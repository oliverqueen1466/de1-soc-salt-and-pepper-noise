==> flow/design.v <==
`timescale 1ns / 1ps
module medfilter3by3(
  CLK,
  RSTn,
  win_data_sig,   
  medfilt_done_sig,    
  data_in0,         
  data_in1,
  data_in2,
  data_in3,
  data_in4,
  data_in5,
  data_in6,
  data_in7,
  data_in8,
  medfilt_data_out     
    );
  input CLK;
  input RSTn;
  input win_data_sig;
  input [7:0] data_in0;        
  input [7:0] data_in1;
  input [7:0] data_in2;
  input [7:0] data_in3;
  input [7:0] data_in4;
  input [7:0] data_in5;
  input [7:0] data_in6;
  input [7:0] data_in7;
  input [7:0] data_in8;
  output medfilt_done_sig;
  output [7:0] medfilt_data_out;
  reg [7:0] a11;
  reg [7:0] a12;
  reg [7:0] a13;
  reg [7:0] a21;
  reg [7:0] a22;
  reg [7:0] a23;
  reg [7:0] a31;
  reg [7:0] a32;
  reg [7:0] a33;
  reg [7:0] b11;
  reg [7:0] b12;
  reg [7:0] b13;
  reg [7:0] b21;
  reg [7:0] b22;
  reg [7:0] b23;
  reg [7:0] b31;
  reg [7:0] b32;
  reg [7:0] b33;
  reg [7:0] c11;
  reg [7:0] c12;
  reg [7:0] c13;
  reg [7:0] c21;
  reg [7:0] c22;
  reg [7:0] c23;
  reg [7:0] c31;
  reg [7:0] c32;
  reg [7:0] c33;
  reg [2:0] i;
  reg [7:0] medfilt_data;
  reg filt_done;
  reg cal_vld;
always @ ( posedge CLK or negedge RSTn )
    if (!RSTn)
      begin
            a11 <= 0;
            a12 <= 0;
            a13 <= 0;
            a21 <= 0;
            a22 <= 0;
            a23 <= 0;
            a31 <= 0;
            a32 <= 0;
            a33 <= 0;
        end
     else if (win_data_sig)
       begin
            a11 <= data_in0;
            a12 <= data_in1;
            a13 <= data_in2;
            a21 <= data_in3;
            a22 <= data_in4;
            a23 <= data_in5;
            a31 <= data_in6;
            a32 <= data_in7;
            a33 <= data_in8;
        end
  always @ ( posedge CLK or negedge RSTn )
    if (!RSTn)
            i <= 3'd0;
     else if( cal_vld & ( i!=3 ) )
            i <= i + 1;
     else 
            i <= 0;
  always @ ( posedge CLK or negedge RSTn )
    if (!RSTn)
            cal_vld <= 1'b0;
     else if( win_data_sig )
            cal_vld <= 1'b1;
     else if( i==3'd3 )
            cal_vld <= 0;            
  always @ ( posedge CLK or negedge RSTn )
    if (!RSTn)
       begin
        filt_done <= 1'b0;
        b11 <= 0;
        b12 <= 0;
        b13 <= 0;
        b21 <= 0;
        b22 <= 0;
        b23 <= 0;
        b31 <= 0;
        b32 <= 0;
        b33 <= 0;
        c11 <= 0;
        c12 <= 0;
        c13 <= 0;
        c21 <= 0;
        c22 <= 0;
        c23 <= 0;
        c31 <= 0;
        c32 <= 0;
        c33 <= 0;
        medfilt_data <= 0;
        end
     else if( cal_vld )
       case(i)
          3'd0:
            begin
             b11 <= max(a11, a21, a31); 
             b12 <= max(a12, a22, a32); 
             b13 <= max(a13, a23, a33);
             b21 <= med(a11, a21, a31); 
             b22 <= med(a12, a22, a32); 
             b23 <= med(a13, a23, a33);
             b31 <= min(a11, a21, a31); 
             b32 <= min(a12, a22, a32); 
             b33 <= min(a13, a23, a33);
            end
          3'd1:
            begin
             c31 <= max(b31, b32, b33);
             c22 <= med(b21, b22, b23);
             c13 <= min(b11, b12, b13); 
             end
          3'd2:
             begin
             medfilt_data <= med(c13, c22, c31);
             filt_done<=1'b1;
             end
          3'd3:
             filt_done <= 1'b0; 
            default:;
        endcase
function [7:0] max; 
  input [7:0] a, b, c;
  begin
    max = (((a >= b) ? a : b) >= c ) ?  ((a >= b) ? a : b) : c;
  end
endfunction
function [7:0] med;
  input [7:0] a, b, c;
  begin
     med = a < b ? (b < c ? b : a < c ? c : a) : (b > c ? b : a > c ? c : a);
  end
endfunction
function [7:0] min;
  input [7:0] a, b, c;
  begin
     min= (((a <= b) ? a : b) <= c ) ?  ((a <= b) ? a : b) : c;
  end
endfunction
  assign medfilt_data_out = medfilt_data;
  assign medfilt_done_sig = filt_done;
endmodule
---- From RTL to reports: medfilter3by3 ----
What the tools print for medfilter3by3, step after step.
Lines are those of the file above, counted from 1.
Library cell names are shortened.
A cell with - has no value.
inputs
  top module .............................. medfilter3by3
  clock port .............................. CLK
  library ................................. sky130hd
  timing corner ........................... tt_025C_1v80

---- Elaborated design ----
Source: Yosys, flattened and elaborated, memories not mapped. Widths are those after wreduce. Registers that Yosys merges into a memory's read port (data or address) are not register bits. Print and check cells do not count. Equal cells are merged and count once.
storage and ports
  word width x clocked read ports ......... 0
  bits of input ports ..................... 75
  memory bits (writable) .................. 0
  register bits after elaboration ......... 181
  cells after elaboration ................. 124
  memory cells ............................ 0
  bits in latches ......................... 0
  output and inout port bits .............. 9
  memory bits (read-only) ................. 0
operators by class
  bitwise operators ....................... 1
  shift operators ......................... 0
  reduce/logical cells .................... 7
  mux-type cells .......................... 45
  div/mod/pow operators ................... 0
  add/subtract/negate cells ............... 1
  order comparisons ....................... 41
  multiply operators ...................... 0
  equality and inequality tests ........... 4
operators by type and width
  cell                                                      count
  8-bit 2-to-1 mux                                          41
  8-bit less-than comparator                                15
  8-bit greater-than comparator                             10
  8-bit >= comparator                                       8
  8-bit less-or-equal comparator                            8
  2-bit AND reduction                                       4
  3-bit by 2-bit == test with 1-bit output with constant B  2
  2-bit nonzero test                                        2
  3-bit by 1-bit adder with 3-bit output with constant B    1
  3-bit by 1-bit == test with 1-bit output with constant B  1
  3-bit by 2-bit != test with 1-bit output with constant B  1
  3-bit logical NOT                                         1
  3-bit 2-to-1 mux                                          1
  1-bit case mux with 2-bit select                          1
  1-bit 2-to-1 mux                                          2
  1-bit AND                                                 1

---- Longest topological paths ----
Longest topological path by Yosys (ltp), each cell counted once; first at word level (registers and memories cut), then after technology mapping (sequential cells cut; the memories' decode and read muxes count).
logic depth
  depth in word-level cells ............... 4
  ABC_AREA ................................ 0
  gate-level depth with buffers ........... 18
  gate-level depth less buffers ........... 16

---- Mapped cells and area ----
The flow's flattened synthesis, as Yosys stat reports it; memories are mapped. The netlist is that of the ABC_AREA named above (0 if unset); the other value can give another one.
cell types
  cell type  count  total area (um2)
  dfrtp_1    181    4.53E+03
  ha_1       203    2.54E+03
  mux2_2     98     1.1E+03
  mux2i_1    73     730.701
  nand2_1    192    720.691
  o21ai_0    137    685.658
  a21oi_1    116    580.557
  inv_1      129    484.214
  nor2_1     79     296.534
  a221o_1    18     180.173
  nand4_1    28     175.168
  o221ai_1   18     157.651
  a211oi_1   20     150.144
  and3_1     23     143.888
  clkbuf_1   36     135.13
  o211ai_1   18     135.13
  o2111ai_1  14     122.618
  o2bb2ai_1  14     122.618
Other cell types: 46; their cells: 202.
synthesis totals
  sequential part of the area ............. 4529.3 um2
  synthesis area .......................... 14476.4 um2
  mapped flip-flops ....................... 181
  buffer cells ............................ 53
  cells in the netlist .................... 1599

---- Timing after synthesis ----
OpenSTA on the mapped netlist: ideal clock, no wires. The path of least setup slack (recovery checks aside). Input and output delay are each 20% of the period. Register names are those of the netlist, which keeps one name where synthesis merged equal registers.
path after synthesis
  path kind ............................... reg-to-reg
  start point ............................. register b31[0]
  end point ............................... register c31[1]
  driving pins on the path ................ 16
  data arrival time ....................... 3445 ps
  path delay .............................. 3572 ps
  buffers on the path ..................... 0
  launch time at the first pin ............ 0 ps
  clock period ............................ 4580 ps
  setup time .............................. 127 ps
  data required time ...................... 4453 ps
  path slack .............................. 1009 ps
  synthesis period reached ................ 3571 ps
"path delay" is the arrival time less input delay plus setup time.
"driving pins on the path" counts driving pins, that of a launching flip-flop among them; a cell with two outputs on the path counts twice.
"synthesis period reached" = period - worst setup slack (recovery checks aside). The figure is calculated, with input and output delays left at 20% of the set period.
The rows between start and end are the longest chain of elaborated cells between them; the timing report does not say that the signal goes this way. Where chains are equally long, one stands for them.
A line is the first line of the expression or statement that the cell stems from. Yosys adds cells for indexed reads and writes and turns some case tables into memories.
on the way, after synthesis
  cells stage by stage .................... dfrtp_1 > inv_1 > ha_1 > nand2b_1 > a21o_1 > nand3_2 > a21oi_2 > a2111oi_4 > mux2_2 > ha_1 > a21o_1 > a21oi_1 > o21ai_0 > a31oi_2 > nor2_1 > a221o_2
  cells in the longest elaborated chain ... 4
  elaborated cells between the ends (all ways) .. 4
  source lines of those cells ............. 1
  those cells by class .................... compare (2); mux (2)
RTL lines, path after synthesis
  what                 line  text
  start, declared      47    reg [7:0] b31;
  start, assigned      112   b31 <= 0;
  start, assigned      136   b31 <= min(a11, a21, a31);
  8-bit >= comparator  158   max = (((a >= b) ? a : b) >= c ) ?  ((a >= b) ? a : b) : c;
  8-bit 2-to-1 mux     158
  8-bit >= comparator  158
  8-bit 2-to-1 mux     158
  end, assigned        121   c31 <= 0;
  end, assigned        142   c31 <= max(b31, b32, b33);
  end, declared        56    reg [7:0] c31;

---- Worst path after layout ----
Path of least setup slack in the final report of run 2 (OpenROAD, finished layout, wires in). Where an end is a register, its clock arrival counts in the times.
The report prints the path's times to 10 ps; the period is as set.
path after layout
  path kind ............................... reg-to-reg
  start point ............................. register a21[1]
  end point ............................... register b31[5]
  launch time at the first pin ............ 460 ps
  setup time .............................. 140 ps
  data required time ...................... 5300 ps
  clock period ............................ 4980 ps
  buffers on the path ..................... 0
  path slack .............................. 860 ps
  data arrival time ....................... 4440 ps
  driving pins on the path ................ 15
The rows between start and end are the longest chain of elaborated cells between them; the timing report does not say that the signal goes this way. Where chains are equally long, one stands for them.
on the way, after layout
  cells stage by stage .................... dfrtp_1 > inv_1 > ha_1 > nor2b_1 > o31ai_2 > a21oi_1 > o22a_1 > mux2_2 > ha_1 > nand2_1 > o21ai_0 > mux2i_1 > a21oi_2 > mux2i_1 > a21oi_1
  cells in the longest elaborated chain ... 4
  elaborated cells between the ends (all ways) .. 4
  source lines of those cells ............. 1
  those cells by class .................... compare (2); mux (2)
RTL lines, path after layout
  what                            line  text
  start, declared                 35    reg [7:0] a21;
  start, assigned                 69    a21 <= 0;
  start, assigned                 81    a21 <= data_in3;
  8-bit less-or-equal comparator  170   min= (((a <= b) ? a : b) <= c ) ?  ((a <= b) ? a : b) : c;
  8-bit 2-to-1 mux                170
  8-bit less-or-equal comparator  170
  8-bit 2-to-1 mux                170
  end, assigned                   112   b31 <= 0;
  end, assigned                   136   b31 <= min(a11, a21, a31);
  end, declared                   47    reg [7:0] b31;

==> runs of medfilter3by3 <==
Below are 2 stored runs of the flow (Yosys, OpenROAD; platform sky130hd) on medfilter3by3, each with its settings and what was measured, unordered. Constraints: input delay and output delay 20% of the set period each, output load 0.01 pF.
"reached clock period" = clock period - worst setup slack. The figure is calculated, with input and output delays left at 20% of the set period.

======== run 1 ========
==> flow/run.sh <==
#!/bin/bash
# the make line also repeats the synthesis and layout settings of config.mk as NAME=value (left out here)
make -C /OpenROAD-flow-scripts/flow DESIGN_CONFIG=/design/flow/config.mk WORK_HOME=/design/flow/orfs CLKGATE_MAP_FILE= finish
==> flow/config.mk <==
export PLATFORM = sky130hd
export DESIGN_NAME = medfilter3by3
export DESIGN_NICKNAME = medfilter3by3
export VERILOG_FILES = /design/flow/design.v
export SDC_FILE = /design/flow/constraint.sdc
export NUM_CORES = 4
export LEC_CHECK = 0
export ABC_AREA = 1
export CAP_MARGIN = 35
export CELL_PAD_IN_SITES_DETAIL_PLACEMENT = 2
export CORE_MARGIN = 2
export CORE_UTILIZATION = 45
export CTS_CLUSTER_DIAMETER = 306
export GPL_TIMING_DRIVEN = 0
export MAX_ROUTING_LAYER = met4
export PLACE_DENSITY_LB_ADDON = 0.18
export SETUP_SLACK_MARGIN = -0.11
export SLEW_MARGIN = 20
export TNS_END_PERCENT = 15
==> flow/constraint.sdc <==
create_clock -name core_clock -period 3.66 [get_ports {CLK}]
set_input_delay 0.7320 -clock core_clock [delete_from_list [all_inputs] [get_ports {CLK}]]
set_output_delay 0.7320 -clock core_clock [all_outputs]
set_load 0.01 [all_outputs]

-------- run 1 --------
  not finished: placement ended with error DPL-0033

======== run 2 ========
==> flow/run.sh <==
#!/bin/bash
# the make line also repeats the synthesis and layout settings of config.mk as NAME=value (left out here)
make -C /OpenROAD-flow-scripts/flow DESIGN_CONFIG=/design/flow/config.mk WORK_HOME=/design/flow/orfs CLKGATE_MAP_FILE= finish
==> flow/config.mk <==
export PLATFORM = sky130hd
export DESIGN_NAME = medfilter3by3
export DESIGN_NICKNAME = medfilter3by3
export VERILOG_FILES = /design/flow/design.v
export SDC_FILE = /design/flow/constraint.sdc
export NUM_CORES = 4
export LEC_CHECK = 0
export CAP_MARGIN = 10
export CORE_ASPECT_RATIO = 1.62
export CORE_MARGIN = 10
export CORE_UTILIZATION = 58
export CTS_CLUSTER_SIZE = 81
export MAX_ROUTING_LAYER = met4
export MIN_ROUTING_LAYER = met1
export PLACE_DENSITY_LB_ADDON = 0.18
export SETUP_SLACK_MARGIN = 0.6
export SLEW_MARGIN = 20
export TNS_END_PERCENT = 95
==> flow/constraint.sdc <==
create_clock -name core_clock -period 4.98 [get_ports {CLK}]
set_input_delay 0.9960 -clock core_clock [delete_from_list [all_inputs] [get_ports {CLK}]]
set_output_delay 0.9960 -clock core_clock [all_outputs]
set_load 0.01 [all_outputs]

-------- measured, run 2 --------
  worst hold slack in the final report .... 478 ps
  standard-cell area of the final layout .. 16225.6 um2
  area of the die ......................... 31863.2 um2
  setup slack of the worst path ........... 863 ps
  chip area in the Yosys report ........... 14476.4 um2
  post-layout utilization ................. 0.66
  reached clock period .................... 4117 ps
